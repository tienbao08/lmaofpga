==> flow/design.v <==
module Mul(a, b, OUT);
	input [23:0] a, b;
	output [23:0] OUT;
	assign OUT = a * b;
endmodule
module SignExtend(out, in);
	input [7:0] in;
	output [23:0] out;
	assign out = { 16'b0, in[7:0] };
endmodule
module adder(a, b, out);
	input [23:0] a;
	input [23:0] b;
	output [23:0] out;
	assign out = a + b;
endmodule
module adder3input(in1, in2, in3, out);
	input [23:0] in1;
	input [23:0] in2;
	input [23:0] in3;
	output [23:0] out;
	wire [23:0] w1;
	adder adder_inst1(in1, in2, w1);
	adder adder_inst2(w1, in3, out);
endmodule
module rgb2gray(clk, rst, red_in, green_in, blue_in, gray_out, valid_in, valid_out);
	input clk, rst;
	input valid_in;
	input [7:0] red_in, green_in, blue_in;
	output [7:0] gray_out;
	output reg valid_out;
	reg [7:0] red, green, blue;
	always @(posedge clk, posedge rst) begin
		if(rst) begin
			red <= 0;
			green <= 0;
			blue <= 0;
			valid_out <= 0;
		end 
		else if(valid_in) begin
			red <= red_in;
			green <= green_in;
			blue <= blue_in;
			valid_out <= 1;
		end
	end
	wire [23:0] se_red_out, se_green_out, se_blue_out, mul_red_out, mul_green_out, mul_blue_out, add_out;
	SignExtend SignExtend_red( .out(se_red_out),
										  .in(red)
									    );
	SignExtend SignExtend_green( .out(se_green_out),
										  .in(green)
									    );
	SignExtend SignExtend_blue( .out(se_blue_out),
										  .in(blue)
									    );
	Mul Mul_Red_inst( .a(se_red_out),
			 .b(24'd19595),
					  .OUT(mul_red_out)
					);
	Mul Mul_Green_inst( .a(se_green_out),
	                  .b(24'd38469),
					  .OUT(mul_green_out)
					);
	Mul Mul_Blue_inst( .a(se_blue_out),
	                  .b(24'd7471),
					  .OUT(mul_blue_out)
					);
	adder3input adder3input_inst( .in1(mul_red_out),
											.in2(mul_green_out),
											.in3(mul_blue_out),
											.out(add_out)
											); 
	shifter shifter_inst( .in(add_out),
								 .out(gray_out)
								 );
endmodule
module shifter(in, out);
	input [23:0] in;
	output [7:0] out;
	assign out = in[23:16];
endmodule
Reports on rgb2gray
What the tools print for rgb2gray, step after step.
Lines are those of the file above, counted from 1.
Operators: Yosys type, input widths -> output width; for muxes data width and select width s.
{ "inputs": {"top_module": "rgb2gray", "clk_port": "clk", "library": "sky130hd", "pvt_corner": "tt_025C_1v80"} }

After elaboration
Source: Yosys, flattened and elaborated, memories not mapped. Widths are those after wreduce; folded enables and synchronous resets count as part of the registers. Registers that Yosys merges into a memory's read port (data or address) are not register bits. Print and check cells do not count. Equal cells are merged and count once.
{ "op_classes": {"n_addsub": 2, "n_mul": 3, "div_mod_pow": 0, "cmp": 0, "n_eq": 0, "shift": 0, "mux": 0, "n_logic": 0, "reduce_and_logical": 0} }
{ "op_table": {"columns": ["op", "n"], "rows": [
  ["$mul 8x16->24 const B", 1],
  ["$mul 8x15->23 const B", 1],
  ["$mul 8x13->21 const B", 1],
  ["$add 23x24->24", 1],
  ["$add 24x21->24", 1]
]} }
{ "bits": {"reg_bits": 25, "latch_bits": 0, "mem_bits_rw": 0, "rom_bits": 0, "clocked_rd_ports_x_width": 0, "memories": 0, "in_bits": 27, "out_inout_bits": 9, "word_cells": 9} }

Logic depth
Depth = most cells in a row (Yosys ltp): at word level without a register or memory, in the mapped netlist without a sequential cell, where the memories' decode and read muxes count.
{ "depth": {"depth_word": 3, "abc_area": 0, "ltp_mapped": 20, "ltp_nobuf": 20} }

Mapped cells and area
Source: synth_stat.txt of the flow (Yosys; design flattened, memories mapped). It holds for the ABC_AREA given above (unset counts as 0); a run with the other value may have another netlist.
The area totals of this step are shown rounded.
{ "mapped": {"mapped_cells": 658, "area_um2": 6725, "seq_area_um2": 625.6, "flip_flops": 25, "n_buf": 5} }
{ "types": {"columns": ["cell", "n", "area_total_um2"], "rows": [
  ["sky130_fd_sc_hd__fa_1", 134, 2.68E+03],
  ["sky130_fd_sc_hd__ha_1", 141, 1.76E+03],
  ["sky130_fd_sc_hd__inv_1", 242, 908.371],
  ["sky130_fd_sc_hd__dfrtp_1", 25, 625.6],
  ["sky130_fd_sc_hd__o21ai_0", 20, 100.096],
  ["sky130_fd_sc_hd__mux2_2", 7, 78.826],
  ["sky130_fd_sc_hd__nand2_1", 21, 78.826],
  ["sky130_fd_sc_hd__a21o_1", 9, 67.565],
  ["sky130_fd_sc_hd__a21oi_1", 12, 60.058],
  ["sky130_fd_sc_hd__xnor2_1", 6, 52.55],
  ["sky130_fd_sc_hd__a221oi_2", 3, 45.043],
  ["sky130_fd_sc_hd__xor2_1", 4, 35.034],
  ["sky130_fd_sc_hd__and4_1", 3, 26.275],
  ["sky130_fd_sc_hd__nand3_1", 5, 25.024],
  ["sky130_fd_sc_hd__clkbuf_1", 5, 18.768],
  ["sky130_fd_sc_hd__nand4_1", 3, 18.768],
  ["sky130_fd_sc_hd__a32oi_1", 2, 17.517],
  ["sky130_fd_sc_hd__o21a_1", 2, 15.014]
]} }
Other cell types: 12; their cells: 14.
The figures by module come from a second, unflattened synthesis with its own total; it is not the netlist above.
{ "unflattened": {"cells_unflattened": 3631, "area_unflattened_um2": 31210} }
Each row is one instance without its submodules.
{ "modules": {"columns": ["mod", "instances", "cells", "area_um2", "mod_seq_area_um2"], "rows": [
  ["Mul", 3, 1046, 9015, 0.0],
  ["adder", 2, 177, 1259, 0.0],
  ["rgb2gray", 1, 56, 1036, 625.6],
  ["SignExtend", 3, 25, 183.9, 0.0],
  ["shifter", 1, 8, 60.1, 0.0],
  ["adder3input", 1, 0, 0.0, 0.0]
]} }

Path before layout
Source: OpenSTA report_checks on the synthesized netlist (no wires, ideal clock, input and output delay 20% of the period each), path of least setup slack; recovery checks are left aside. Register names are those of the netlist, which keeps one name where synthesis merged equal registers.
{ "synth_path": {"kind": "register to output", "from": "register blue[4]", "to": "output port gray_out[7]", "clock_period_ns": 9.73, "output_delay_ns": 1.946, "launch_ns": 0.000, "arrival_ns": 5.359, "t_required_ns": 7.784, "setup_slack_ns": 2.425, "path_delay_ns": 5.359, "driving_pins": 21, "n_path_buf": 0, "synth_period_reached_ns": 7.305} }
"path_delay_ns" = arrival - input delay + setup time.
A path that ends at an output port has no setup time.
"driving_pins": output pins that drive a net of the path, with the launching flip-flop's if there is one; two outputs of one cell count as two.
"synth_period_reached_ns" = period - worst setup slack (recovery checks aside). The figure is calculated, with input and output delays left at 20% of the set period.
The rows between start and end are the longest chain of elaborated cells between them; the timing report does not say that the signal goes this way. Where chains are equally long, one stands for them.
Each line given opens the expression or statement behind the cell; cells for indexed reads and writes are added by Yosys, which also makes memories of some case tables.
{ "synth_between": {"path_cell_list": "sky130_fd_sc_hd__dfrtp_1 sky130_fd_sc_hd__inv_1 sky130_fd_sc_hd__fa_1 sky130_fd_sc_hd__inv_1 sky130_fd_sc_hd__ha_1 sky130_fd_sc_hd__fa_1 sky130_fd_sc_hd__inv_1 sky130_fd_sc_hd__fa_1 sky130_fd_sc_hd__inv_1 sky130_fd_sc_hd__fa_1 sky130_fd_sc_hd__fa_1 sky130_fd_sc_hd__inv_1 sky130_fd_sc_hd__fa_1 sky130_fd_sc_hd__inv_1 sky130_fd_sc_hd__ha_1 sky130_fd_sc_hd__and4_1 sky130_fd_sc_hd__nand3_1 sky130_fd_sc_hd__nand3b_1 sky130_fd_sc_hd__nand4_1 sky130_fd_sc_hd__a221oi_2 sky130_fd_sc_hd__xnor2_1", "elab_chain_len": 2, "cells_between": 2, "cone_lines": 2, "classes_between": "add/sub (1); mul (1)"} }
{ "synth_lines": {"columns": ["item", "line", "text"], "rows": [
  ["from (decl)", 32, "reg [7:0] red, green, blue;"],
  ["from (assign)", 37, "blue <= 0;"],
  ["from (assign)", 43, "blue <= blue_in;"],
  ["$mul 8x13->21", 4, "assign OUT = a * b;"],
  ["$add 24x21->24", 15, "assign out = a + b;"],
  ["to (decl)", 30, "output [7:0] gray_out;"]
]} }

Worst path after layout
From the final timing report of run A: the path of least setup slack in the routed layout; clock arrival at registers is part of the times.
{ "layout_path": {"kind": "register to output", "from": "register blue[4]", "to": "output port gray_out[7]", "clock_period_ns": 5.02, "output_delay_ns": 1.00, "launch_ns": 0.27, "arrival_ns": 5.95, "t_required_ns": 4.02, "setup_slack_ns": -1.93, "driving_pins": 23, "n_path_buf": 2} }
The rows between start and end are the longest chain of elaborated cells between them; the timing report does not say that the signal goes this way. Where chains are equally long, one stands for them.
{ "layout_between": {"path_cell_list": "sky130_fd_sc_hd__dfrtp_1 sky130_fd_sc_hd__inv_2 sky130_fd_sc_hd__fa_2 sky130_fd_sc_hd__inv_2 sky130_fd_sc_hd__fa_1 sky130_fd_sc_hd__ha_1 sky130_fd_sc_hd__inv_2 sky130_fd_sc_hd__fa_1 sky130_fd_sc_hd__inv_2 sky130_fd_sc_hd__fa_1 sky130_fd_sc_hd__inv_1 sky130_fd_sc_hd__fa_1 sky130_fd_sc_hd__fa_1 sky130_fd_sc_hd__inv_2 sky130_fd_sc_hd__ha_4 sky130_fd_sc_hd__a211oi_2 sky130_fd_sc_hd__o21ai_2 sky130_fd_sc_hd__nand3b_1 sky130_fd_sc_hd__nand4_1 sky130_fd_sc_hd__buf_4 sky130_fd_sc_hd__a221oi_2 sky130_fd_sc_hd__xnor2_1 sky130_fd_sc_hd__buf_2", "elab_chain_len": 2, "cells_between": 2, "cone_lines": 2, "classes_between": "add/sub (1); mul (1)"} }
{ "layout_lines": {"columns": ["item", "line", "text"], "rows": [
  ["from (decl)", 32, "reg [7:0] red, green, blue;"],
  ["from (assign)", 37, "blue <= 0;"],
  ["from (assign)", 43, "blue <= blue_in;"],
  ["$mul 8x13->21", 4, "assign OUT = a * b;"],
  ["$add 24x21->24", 15, "assign out = a + b;"],
  ["to (decl)", 30, "output [7:0] gray_out;"]
]} }

==> runs of rgb2gray <==
2 stored runs of rgb2gray in the flow (synthesis by Yosys, layout by OpenROAD, sky130hd cells), in arbitrary order. Constraints: input delay and output delay 20% of the set period each, output load 0.01 pF.
By "period_less_ws_ns" is meant the clock period of the run minus its worst setup slack. This is arithmetic on one report: input and output delays are still those of the set period (20% each).
"worst_path_allowed_less_slack_ns" means the part of the period allowed to the worst setup path (the constraints hold back 20% at inputs and 20% at outputs) less its slack; where the path has registers, the arrival times of their clocks count too.
Measured values are rounded.
[
  {
    "run": "run A",
    "settings": { "period_ns": 5.02, "CORE_UTILIZATION": 61, "PLACE_DENSITY_LB_ADDON": 0.13, "ABC_AREA": 0, "CTS_CLUSTER_SIZE": 62, "CTS_CLUSTER_DIAMETER": 274, "SLEW_MARGIN": 5, "MIN_ROUTING_LAYER": "met2", "CAP_MARGIN": 20, "CORE_MARGIN": 2 },
    "results": { "synthArea_um2": 6725, "dieArea_um2": 11880, "final_stdcell_area_um2": 8407, "post_route_util_frac": 0.779, "final_setup_ws_ns": -1.930, "tns_setup_ns": -14.42, "final_hold_ws_ns": 0.474, "period_less_ws_ns": 6.950, "worst_path_allowed_less_slack_ns": 5.95, "critical_path_type": "register to output" }
  },
  {
    "run": "run B",
    "settings": { "period_ns": 9.67, "CORE_UTILIZATION": 36, "SETUP_SLACK_MARGIN": 0.78, "PLACE_DENSITY_LB_ADDON": 0.08, "CORE_MARGIN": 8, "CELL_PAD_IN_SITES_GLOBAL_PLACEMENT": 1, "CELL_PAD_IN_SITES_DETAIL_PLACEMENT": 1, "TNS_END_PERCENT": 95, "GPL_ROUTABILITY_DRIVEN": 1, "CTS_CLUSTER_SIZE": 79, "MIN_ROUTING_LAYER": "met2", "MAX_ROUTING_LAYER": "met5", "CAP_MARGIN": 20, "SLEW_MARGIN": 20 },
    "results": { "synthArea_um2": 6725, "dieArea_um2": 23310, "final_stdcell_area_um2": 7521, "post_route_util_frac": 0.406, "final_setup_ws_ns": 1.055, "tns_setup_ns": 0.000, "final_hold_ws_ns": 0.473, "period_less_ws_ns": 8.615, "worst_path_allowed_less_slack_ns": 6.68, "critical_path_type": "register to output" }
  }
]
