==> flow/design.v <==
module Control
#(
	parameter count_width = 17
)
(
	input clk, rst,
	output reg valid_Block1,
	output reg valid_Block2,
	output reg valid_Block3,
	output reg valid_Block4,
	output reg valid_Block5,
	output reg valid_RAM_FC,
	output reg done
);
	reg [count_width-1:0] count_clk;
	always @(posedge clk) begin
	   if(count_clk >= 17'd67329) begin
	       done <= 1'b1;
	   end
	   else begin
	       done <= 1'b0;
	   end
	end
	always @(posedge clk or posedge rst) begin
		if (rst) begin
			count_clk = 17'd0;
			valid_Block1 = 0;
			valid_Block2 = 0;
			valid_Block3 = 0;
			valid_Block4 = 0;
			valid_Block5 = 0;	
			valid_RAM_FC = 0;
		end
		else begin
			count_clk = count_clk + 17'd1;
			if ((count_clk > 17'd0) && (count_clk < 17'd50403)) begin
				valid_Block1 = 1;
				valid_Block2 = 0;
				valid_Block3 = 0;
				valid_Block4 = 0;
				valid_Block5 = 0;
				valid_RAM_FC = 0;
			end
			else if ((count_clk >= 17'd50403) && (count_clk < 17'd63061)) begin
				valid_Block1 = 1;
				valid_Block2 = 1;
				valid_Block3 = 0;
				valid_Block4 = 0;
				valid_Block5 = 0;
				valid_RAM_FC = 0;
			end
			else if ((count_clk >= 17'd63061) && (count_clk < 17'd66255)) begin
				valid_Block1 = 1;
				valid_Block2 = 1;
				valid_Block3 = 1;
				valid_Block4 = 0;
				valid_Block5 = 0;
				valid_RAM_FC = 0;
			end
			else if ((count_clk >= 17'd66255) && (count_clk < 17'd67069)) begin
				valid_Block1 = 1;
				valid_Block2 = 1;
				valid_Block3 = 1;
				valid_Block4 = 1;
				valid_Block5 = 0;
				valid_RAM_FC = 0;
			end
			else if ((count_clk >= 17'd67069) && (count_clk < 17'd67281)) begin
				valid_Block1 = 1;
				valid_Block2 = 1;
				valid_Block3 = 1;
				valid_Block4 = 1;
				valid_Block5 = 1;
				valid_RAM_FC = 0;
			end
			else if ((count_clk >= 17'd67281) && (count_clk < 17'd67330)) begin
				valid_Block1 = 1;
				valid_Block2 = 1;
				valid_Block3 = 1;
				valid_Block4 = 1;
				valid_Block5 = 1;
				valid_RAM_FC = 1;
			end
			else if (count_clk >= 17'd67330) begin
				count_clk = 17'd67281;
			end
		end
	end
endmodule
## From RTL to reports: Control

Tool output for the design above, in the order of the flow.
Lines are those of the file above, counted from 1.
Operators carry their Yosys type and port widths (W data, S select, Z words).
Library cell names are shortened.
A cell with -- has no value.

| set-up | value |
|---|---|
| top module | Control |
| clock port | clk |
| library | sky130hd |
| timing corner | tt_025C_1v80 |

## After elaboration

Counts by Yosys on the flattened word-level netlist (proc, flatten, opt, wreduce; memories kept). Register bits leave out memories and registers merged into their read ports (data or address). Print and check cells are left out. Cells with the same type and inputs are merged into one.

| bit counts | value |
|---|---|
| register bits | 24 |
| word-level cells | 59 |

| cells by class | value |
|---|---|
| $add $sub $neg | 1 |
| $lt $le $gt $ge | 14 |
| multiplexer cells | 29 |
| reductions and logical operators | 7 |

Operators by type and width:

| kind | count |
|---|---|
| $mux W17 | 7 |
| $ge A17 B17 Y1 const B | 5 |
| $lt A17 B17 Y1 const B | 4 |
| $ge A17 B16 Y1 const B | 2 |
| $lt A17 B16 Y1 const B | 2 |
| $mux W1 | 22 |
| $add A17 B1 Y17 const B | 1 |
| $gt A17 B1 Y1 const B | 1 |
| $logic_and A1 B1 Y1 | 6 |
| $reduce_bool A6 Y1 | 1 |

## Depth

Yosys ltp: most cells in a row. Word level: on the elaborated netlist, between registers, memories and ports. Mapped: between sequential cells and ports; inverters and the memories' decode and read muxes count.

| depth | value |
|---|---|
| depth in word-level cells | 9 |
| ABC_AREA | 0 |
| depth in mapped cells | 12 |
| mapped depth without buffers | 10 |

## Netlist

Yosys stat after the flow's synthesis: flattened, memories mapped to cells. It holds for the ABC_AREA given above (unset counts as 0); a run with the other value may have another netlist.
Totals and module areas in this step are rounded.

| synthesis totals | value |
|---|---|
| mapped cells | 300 |
| chip area (Yosys) | 2,370 sq um |
| area of sequential cells | 596 sq um |
| flip-flops | 24 |
| buffer cells | 24 |

Cells by type:

| cell type | count |
|---|---|
| dfrtp_1 | 23 |
| nor2_1 | 27 |
| a21oi_1 | 16 |
| xnor2_1 | 9 |
| buf_2 | 14 |
| nand3_1 | 13 |
| nor3_1 | 13 |
| nand2_1 | 17 |
| ha_1 | 5 |
| xor2_1 | 7 |
| o21ai_0 | 11 |
| nand2b_1 | 8 |
| a211oi_1 | 6 |
| nand3b_1 | 6 |
| o31ai_1 | 6 |
| and2_1 | 7 |
| a31oi_1 | 6 |
| nand4_1 | 6 |

Not listed: further types 54, cells in them 100.

## Timing after synthesis

OpenSTA on the mapped netlist: ideal clock, no wires. The path of least setup slack (recovery checks aside). Input and output delay are each 20% of the period. Register names are those of the netlist, which keeps one name where synthesis merged equal registers.

| timing path post-synthesis | value |
|---|---|
| path kind | flip-flop to flip-flop |
| start point | register count_clk[0] |
| end point | register valid_Block1 |
| clock period | 4,020 ps |
| setup time | 132 ps |
| data arrival time | 2,827 ps |
| data required time | 3,888 ps |
| path slack | 1,061 ps |
| delay of the path | 2,959 ps |
| driving pins on the path | 11 |
| path buffers | 1 |
| synthesis period reached | 2,959 ps |

"delay of the path" = arrival - input delay + setup time.
"driving pins on the path" counts driving pins, that of a launching flip-flop among them; a cell with two outputs on the path counts twice.
"synthesis period reached" is the clock period less the worst setup slack; recovery checks do not enter. This is arithmetic on one report: input and output delays are still those of the set period (20% each).
Between the ends stands the longest chain of elaborated cells between them, by number of cells; it is not shown to be the way that was timed. Of several equally long chains one is given.
A line is the first line of the expression or statement that the cell stems from. Yosys adds cells for indexed reads and writes and turns some case tables into memories.
At most two assigning lines are given for a register; there are more.

| on the way, post-synthesis | value |
|---|---|
| cell sequence | dfrtp_1 -> ha_1 -> nand4_1 -> buf_2 -> nor4_2 -> mux2_2 -> o221ai_1 -> a22o_2 -> o21ba_1 -> or2_4 -> or3b_1 |
| cells in the longest elaborated chain | 9 |
| elaborated cells between the ends (all ways) | 26 |
| those cells by class | add/sub (1); compare (12); mux (6); reduce/logical (7) |

Ends and longest elaborated chain, post-synthesis:

| what | line | text |
|---|---|---|
| start, declared | 15 | `reg [count_width-1:0] count_clk;` |
| start, assigned | 26 | `count_clk = 17'd0;` |
| start, assigned | 35 | `count_clk = count_clk + 17'd1;` |
| $add A17 B1 Y17 | 35 |  |
| $ge A17 B17 Y1 | 76 | `else if ((count_clk >= 17'd67281) && (count_clk < 17'd67330)) begin` |
| $logic_and A1 B1 Y1 | 76 |  |
| $mux W1 | 76 |  |
| $mux W1 | 68 | `else if ((count_clk >= 17'd67069) && (count_clk < 17'd67281)) begin` |
| $mux W1 | 60 | `else if ((count_clk >= 17'd66255) && (count_clk < 17'd67069)) begin` |
| $mux W1 | 52 | `else if ((count_clk >= 17'd63061) && (count_clk < 17'd66255)) begin` |
| $mux W1 | 44 | `else if ((count_clk >= 17'd50403) && (count_clk < 17'd63061)) begin` |
| $mux W1 | 36 | `if ((count_clk > 17'd0) && (count_clk < 17'd50403)) begin` |
| end, assigned | 27 | `valid_Block1 = 0;` |
| end, assigned | 37 | `valid_Block1 = 1;` |
| end, declared | 7 | `output reg valid_Block1,` |

## Path in the finished layout

Path of least setup slack in the final report of flow run 2 (OpenROAD, finished layout, wires in). Where an end is a register, its clock arrival counts in the times.
The path's times are printed in steps of 10 ps; the period is the one set.

| timing path post-layout | value |
|---|---|
| path kind | flip-flop to flip-flop |
| start point | register count_clk[1] |
| end point | register valid_Block4 |
| clock period | 2,130 ps |
| setup time | 50 ps |
| data arrival time | 3,200 ps |
| data required time | 2,360 ps |
| path slack | -850 ps |
| driving pins on the path | 12 |
| path buffers | 2 |

Between the ends stands the longest chain of elaborated cells between them, by number of cells; it is not shown to be the way that was timed. Of several equally long chains one is given.
At most two assigning lines are given for a register; there are more.

| on the way, post-layout | value |
|---|---|
| cell sequence | dfrtp_1 -> ha_4 -> buf_4 -> buf_4 -> nand2b_4 -> o21bai_4 -> a21oi_2 -> or4_1 -> or4_4 -> a211oi_4 -> or2_4 -> o311a_1 |
| cells in the longest elaborated chain | 9 |
| elaborated cells between the ends (all ways) | 26 |
| those cells by class | add/sub (1); compare (12); mux (6); reduce/logical (7) |

Ends and longest elaborated chain, post-layout:

| what | line | text |
|---|---|---|
| start, declared | 15 | `reg [count_width-1:0] count_clk;` |
| start, assigned | 26 | `count_clk = 17'd0;` |
| start, assigned | 35 | `count_clk = count_clk + 17'd1;` |
| $add A17 B1 Y17 | 35 |  |
| $ge A17 B17 Y1 | 76 | `else if ((count_clk >= 17'd67281) && (count_clk < 17'd67330)) begin` |
| $logic_and A1 B1 Y1 | 76 |  |
| $mux W1 | 76 |  |
| $mux W1 | 68 | `else if ((count_clk >= 17'd67069) && (count_clk < 17'd67281)) begin` |
| $mux W1 | 60 | `else if ((count_clk >= 17'd66255) && (count_clk < 17'd67069)) begin` |
| $mux W1 | 52 | `else if ((count_clk >= 17'd63061) && (count_clk < 17'd66255)) begin` |
| $mux W1 | 44 | `else if ((count_clk >= 17'd50403) && (count_clk < 17'd63061)) begin` |
| $mux W1 | 36 | `if ((count_clk > 17'd0) && (count_clk < 17'd50403)) begin` |
| end, assigned | 30 | `valid_Block4 = 0;` |
| end, assigned | 40 | `valid_Block4 = 0;` |
| end, declared | 10 | `output reg valid_Block4,` |

Lab notebook: Control

Measured data: module Control, platform sky130hd, 2 stored runs of the flow under differing settings, order arbitrary. Input and output delays are each 20% of the period that was set; the output load is 0.01 pF.
"clock period reached" means the clock period less the worst setup slack. The figure is calculated, with input and output delays left at 20% of the set period.
"worst setup path time" is the time allowed to the run's worst setup path (the clock period less input and output delay, where it has them) less its slack. Clock arrival times count: a late capture clock shortens it, a late launch clock lengthens it.
"worst setup path time" is known to 10 ps.
Values from the reports are rounded here.
A setting shown as -- is not set for that run.
Among the results, -- means that no value is shown for the run.

| stored run | period_ns | CORE_UTILIZATION | SETUP_SLACK_MARGIN | CORE_ASPECT_RATIO | CORE_MARGIN | TNS_END_PERCENT | ABC_AREA | GPL_TIMING_DRIVEN | GPL_ROUTABILITY_DRIVEN | CTS_CLUSTER_SIZE | CAP_MARGIN | MAX_ROUTING_LAYER | SLEW_MARGIN | PLACE_DENSITY | HOLD_SLACK_MARGIN | post-synthesis cell area (sq um) | total die area (sq um) | post-layout utilization | worst setup slack after layout (ps) | final setup TNS (ps) | clock period reached (ps) | worst setup path time (ps) | worst path kind |
|---|---|---|---|---|---|---|---|---|---|---|---|---|---|---|---|---|---|---|---|---|---|---|---|
| flow run 1 | 2.73 | 63 | 0.5 | 1.08 | 10 | 60 | 0 | 0 | 0 | 26 | 35 | met4 | 20 | -- | -- | -- | -- | -- | -- | -- | -- | -- | -- |
| flow run 2 | 2.13 | 38 | -- | -- | 7 | -- | 0 | 0 | 1 | 48 | 20 | -- | 20 | 0.39 | 0.24 | 2,370 | 8,630 | 0.593 | -847 | -9,270 | 2,977 | 2,980 | flip-flop to flip-flop |

Flow run 1: did not finish, routing stopped with DPL-0038
